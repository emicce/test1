==> flow/design.v <==
module Example_Segled
(  
   CLK_50M,RST_N,
   SEG_DATA,SEG_EN
);
input                CLK_50M;           
input                RST_N;             
output reg  [ 5:0]   SEG_EN;            
output reg  [ 7:0]   SEG_DATA;          
reg         [15:0]   time_cnt;          
reg         [15:0]   time_cnt_n;        
reg         [ 2:0]   led_cnt;           
reg         [ 2:0]   led_cnt_n;         
parameter SET_TIME_10MS = 16'd500_000;      
always @ (posedge CLK_50M or negedge RST_N)  
begin
   if(!RST_N)                           
      time_cnt <= 16'h0;                
   else
      time_cnt <= time_cnt_n;           
end
always @ (*)  
begin
   if(time_cnt == SET_TIME_10MS)        
      time_cnt_n = 16'h0;               
   else
      time_cnt_n = time_cnt + 27'h1;    
end
always @ (posedge CLK_50M or negedge RST_N)  
begin
   if(!RST_N)                           
      led_cnt <= 3'h0;                  
   else
      led_cnt <= led_cnt_n;             
end
always @ (*)  
begin
   if(time_cnt == SET_TIME_10MS)        
      led_cnt_n = led_cnt + 1'h1;       
   else
      led_cnt_n = led_cnt;              
end
always @ (*)
begin
   case (led_cnt)  
      3'b000 : SEG_DATA = 8'b10111111;  
      3'b001 : SEG_DATA = 8'b10000110;  
      3'b010 : SEG_DATA = 8'b11011011;  
      3'b011 : SEG_DATA = 8'b11001111;  
      3'b100 : SEG_DATA = 8'b11100110;  
      3'b101 : SEG_DATA = 8'b11101101;  
      default: SEG_DATA = 8'b10111111; 
   endcase  
end
always @ (*)
begin
   case (led_cnt)  
      3'b000 : SEG_EN = 6'b111110;      
      3'b001 : SEG_EN = 6'b111101;      
      3'b010 : SEG_EN = 6'b111011;      
      3'b011 : SEG_EN = 6'b110111;      
      3'b100 : SEG_EN = 6'b101111;      
      3'b101 : SEG_EN = 6'b011111;      
      default: SEG_EN = 6'b111111;        
   endcase  
end
endmodule
# == Tool chain data of Example_Segled ==
# The steps from the RTL of Example_Segled to its reports follow in flow order.
# Line numbers count from 1 in the design file above.
# Operators carry their Yosys type and port widths (W data, S select, Z words).
# Library cell names are shortened.
# The mark -- stands for no value.
# inputs
top_module,Example_Segled
clock,CLK_50M
library,sky130hd
lib_corner,tt_025C_1v80

# == Elaborated design ==
# Counts by Yosys on the flattened word-level netlist (proc, flatten, opt, wreduce; memories kept). Register bits leave out memories and registers merged into their read ports (data or address); mux counts leave out enables and synchronous resets folded into registers. Print and check cells are left out. Cells with the same type and inputs are merged into one.
# bits
inputBits,2
elab_cells,14
output_inout_bits,14
regBits,19
# op_classes
n_addsub,2
muxes,3
eq_ne,6
reduce_logical,1
# op_table
operator,n
$pmux W6 S6,1
$pmux W7 S5,1
$add A16 B1 Y16 const B,1
$eq A16 B16 Y1 const B,1
$mux W16,1
$eq A3 B2 Y1 const B,2
$eq A3 B3 Y1 const B,2
$add A3 B1 Y3 const B,1
$eq A3 B1 Y1 const B,1
$logic_not A3 Y1,1

# == Logic depth ==
# Longest topological path by Yosys (ltp), each cell counted once; first at word level (registers and memories cut), then after technology mapping (sequential cells cut; the memories' decode and read muxes count).
# logic_depth
depth_word,2
ABC_AREA,0
mapped_depth,7
ltp_nobuf,6

# == Synthesis result ==
# Yosys stat after the flow's synthesis: flattened, memories mapped to cells. It holds for the ABC_AREA given above (unset counts as 0); a run with the other value may have another netlist.
# The area totals of this step are shown rounded.
# mapped
buf_cells,3
cell_count,112
flip_flops,19
synth_area_um2,1160
# types
cell_type,n,type_area_um2
dfrtp_1,19,475.456
ha_1,11,137.632
xnor2_1,10,87.584
nand2_1,13,48.797
xor2_1,5,43.792
inv_1,7,26.275
nor2_1,7,26.275
nand4_2,2,25.024
nor4_4,1,21.27
nand3_2,2,20.019
nor3_2,2,20.019
o21ai_0,4,20.019
nor4b_1,2,17.517
buf_4,2,15.014
and3_1,2,12.512
nand4_1,2,12.512
nor2_2,2,12.512
nor2b_1,2,12.512
# Other cell types: 15; their cells: 17.

# == Path before layout ==
# Path of least setup slack by OpenSTA after synthesis, without wires, with an ideal clock, recovery checks aside; 20% of the period is set as input and as output delay. Where synthesis merged equal registers, the netlist keeps one of their names.
# synth_timing
kind,register to output
start,register led_cnt[2]
end,output SEG_DATA[3]
path_slack_ns,0.437
t_arrival_ns,1.523
path_delay_ns,1.523
out_delay_ns,0.490
n_path_buf,1
clock_period_ns,2.45
driving_pins,5
period_less_setup_slack_ns,2.013
# "path_delay_ns" = arrival - input delay + setup time.
# At an output port there is no setup time.
# "driving_pins": output pins that drive a net of the path, with the launching flip-flop's if there is one; two outputs of one cell count as two.
# "period_less_setup_slack_ns" is the clock period less the worst setup slack; recovery checks do not enter. This is arithmetic on one report: input and output delays are still those of the set period (20% each).
# Between the ends stands the longest chain of elaborated cells between them, by number of cells; it is not shown to be the way that was timed. Of several equally long chains one is given.
# A line is the first line of the expression or statement that the cell stems from. Yosys adds cells for indexed reads and writes and turns some case tables into memories.
# synth_via
path_cell_list,dfrtp_1 -> inv_1 -> ha_1 -> o21ai_0 -> buf_4
elab_chain_len,2
# synth_rtl
item,line_no,source
"start, declared",12,reg         [ 2:0]   led_cnt;
"start, assigned",32,led_cnt <= 3'h0;
"start, assigned",34,led_cnt <= led_cnt_n;
$eq A3 B3 Y1,45,case (led_cnt)
$pmux W7 S5,45,
"end, declared",9,output reg  [ 7:0]   SEG_DATA;
# Nets of the timed path that keep an RTL name, with a line that drives or declares them; the list need not be complete.
# synth_named_nets
signal,line_no
SEG_DATA[6],45
SEG_DATA[0],45

# == Timing after layout ==
# Path of least setup slack in the final report of record 1 (OpenROAD, finished layout, wires in). Where an end is a register, its clock arrival counts in the times.
# layout_timing
kind,register to output
start,register led_cnt[2]
end,output SEG_EN[2]
driving_pins,5
clock_period_ns,3.83
out_delay_ns,0.77
n_path_buf,1
t_arrival_ns,2.19
path_slack_ns,0.87
# Between the ends stands the longest chain of elaborated cells between them, by number of cells; it is not shown to be the way that was timed. Of several equally long chains one is given.
# layout_via
path_cell_list,dfrtp_1 -> inv_1 -> ha_1 -> or4_1 -> clkdlybuf4s50_1
elab_chain_len,2
# layout_rtl
item,line_no,source
"start, declared",12,reg         [ 2:0]   led_cnt;
"start, assigned",32,led_cnt <= 3'h0;
"start, assigned",34,led_cnt <= led_cnt_n;
$eq A3 B3 Y1,57,case (led_cnt)
$pmux W6 S6,57,
"end, declared",8,output reg  [ 5:0]   SEG_EN;

# Module Example_Segled, platform sky130hd: 2 stored runs of the flow (Yosys, OpenROAD) with differing settings, in no particular order. Input and output delays are each 20% of the period that was set; the output load is 0.01 pF.
# By "period_reached_ns" is meant the clock period of the run minus its worst setup slack. This is arithmetic on one report: input and output delays are still those of the set period (20% each).
# "worstPathTime_ns": the worst setup path's part of the clock period (all of it between registers, 20% less for each end at a port) less its slack. A launch clock that arrives late makes it longer, a capture clock that arrives late makes it shorter.
# By "final_power_uw" is meant OpenSTA's value without simulated activity: inputs other than the clock are taken to toggle once in ten clock periods, and the tool carries that through the logic.
# The measured numbers are rounded.
# Settings: - = not set for that run.
stored run,period_ns,CAP_MARGIN,CORE_MARGIN,CORE_UTILIZATION,SLEW_MARGIN,SETUP_SLACK_MARGIN,PLACE_DENSITY_LB_ADDON,TNS_END_PERCENT,GPL_TIMING_DRIVEN,CTS_CLUSTER_DIAMETER,MIN_ROUTING_LAYER,layout_utilization_frac,synthArea_um2,finalCellArea_um2,period_reached_ns,holdWs_ns,final_power_uw,setup_ws_ns,worstPathTime_ns,critical_path_type,design.die.area_um2,setup_tns_ns
record 1,3.83,20,2,40,20,-,-,-,-,-,-,0.488,1160,1350,2.957,0.524,311,0.873,2.19,register to output,3360,0.000
record 2,3.42,20,8,34,20,0.13,0.28,85,1,301,met1,0.411,1160,1360,2.885,0.523,338,0.535,2.20,register to output,5550,0.000
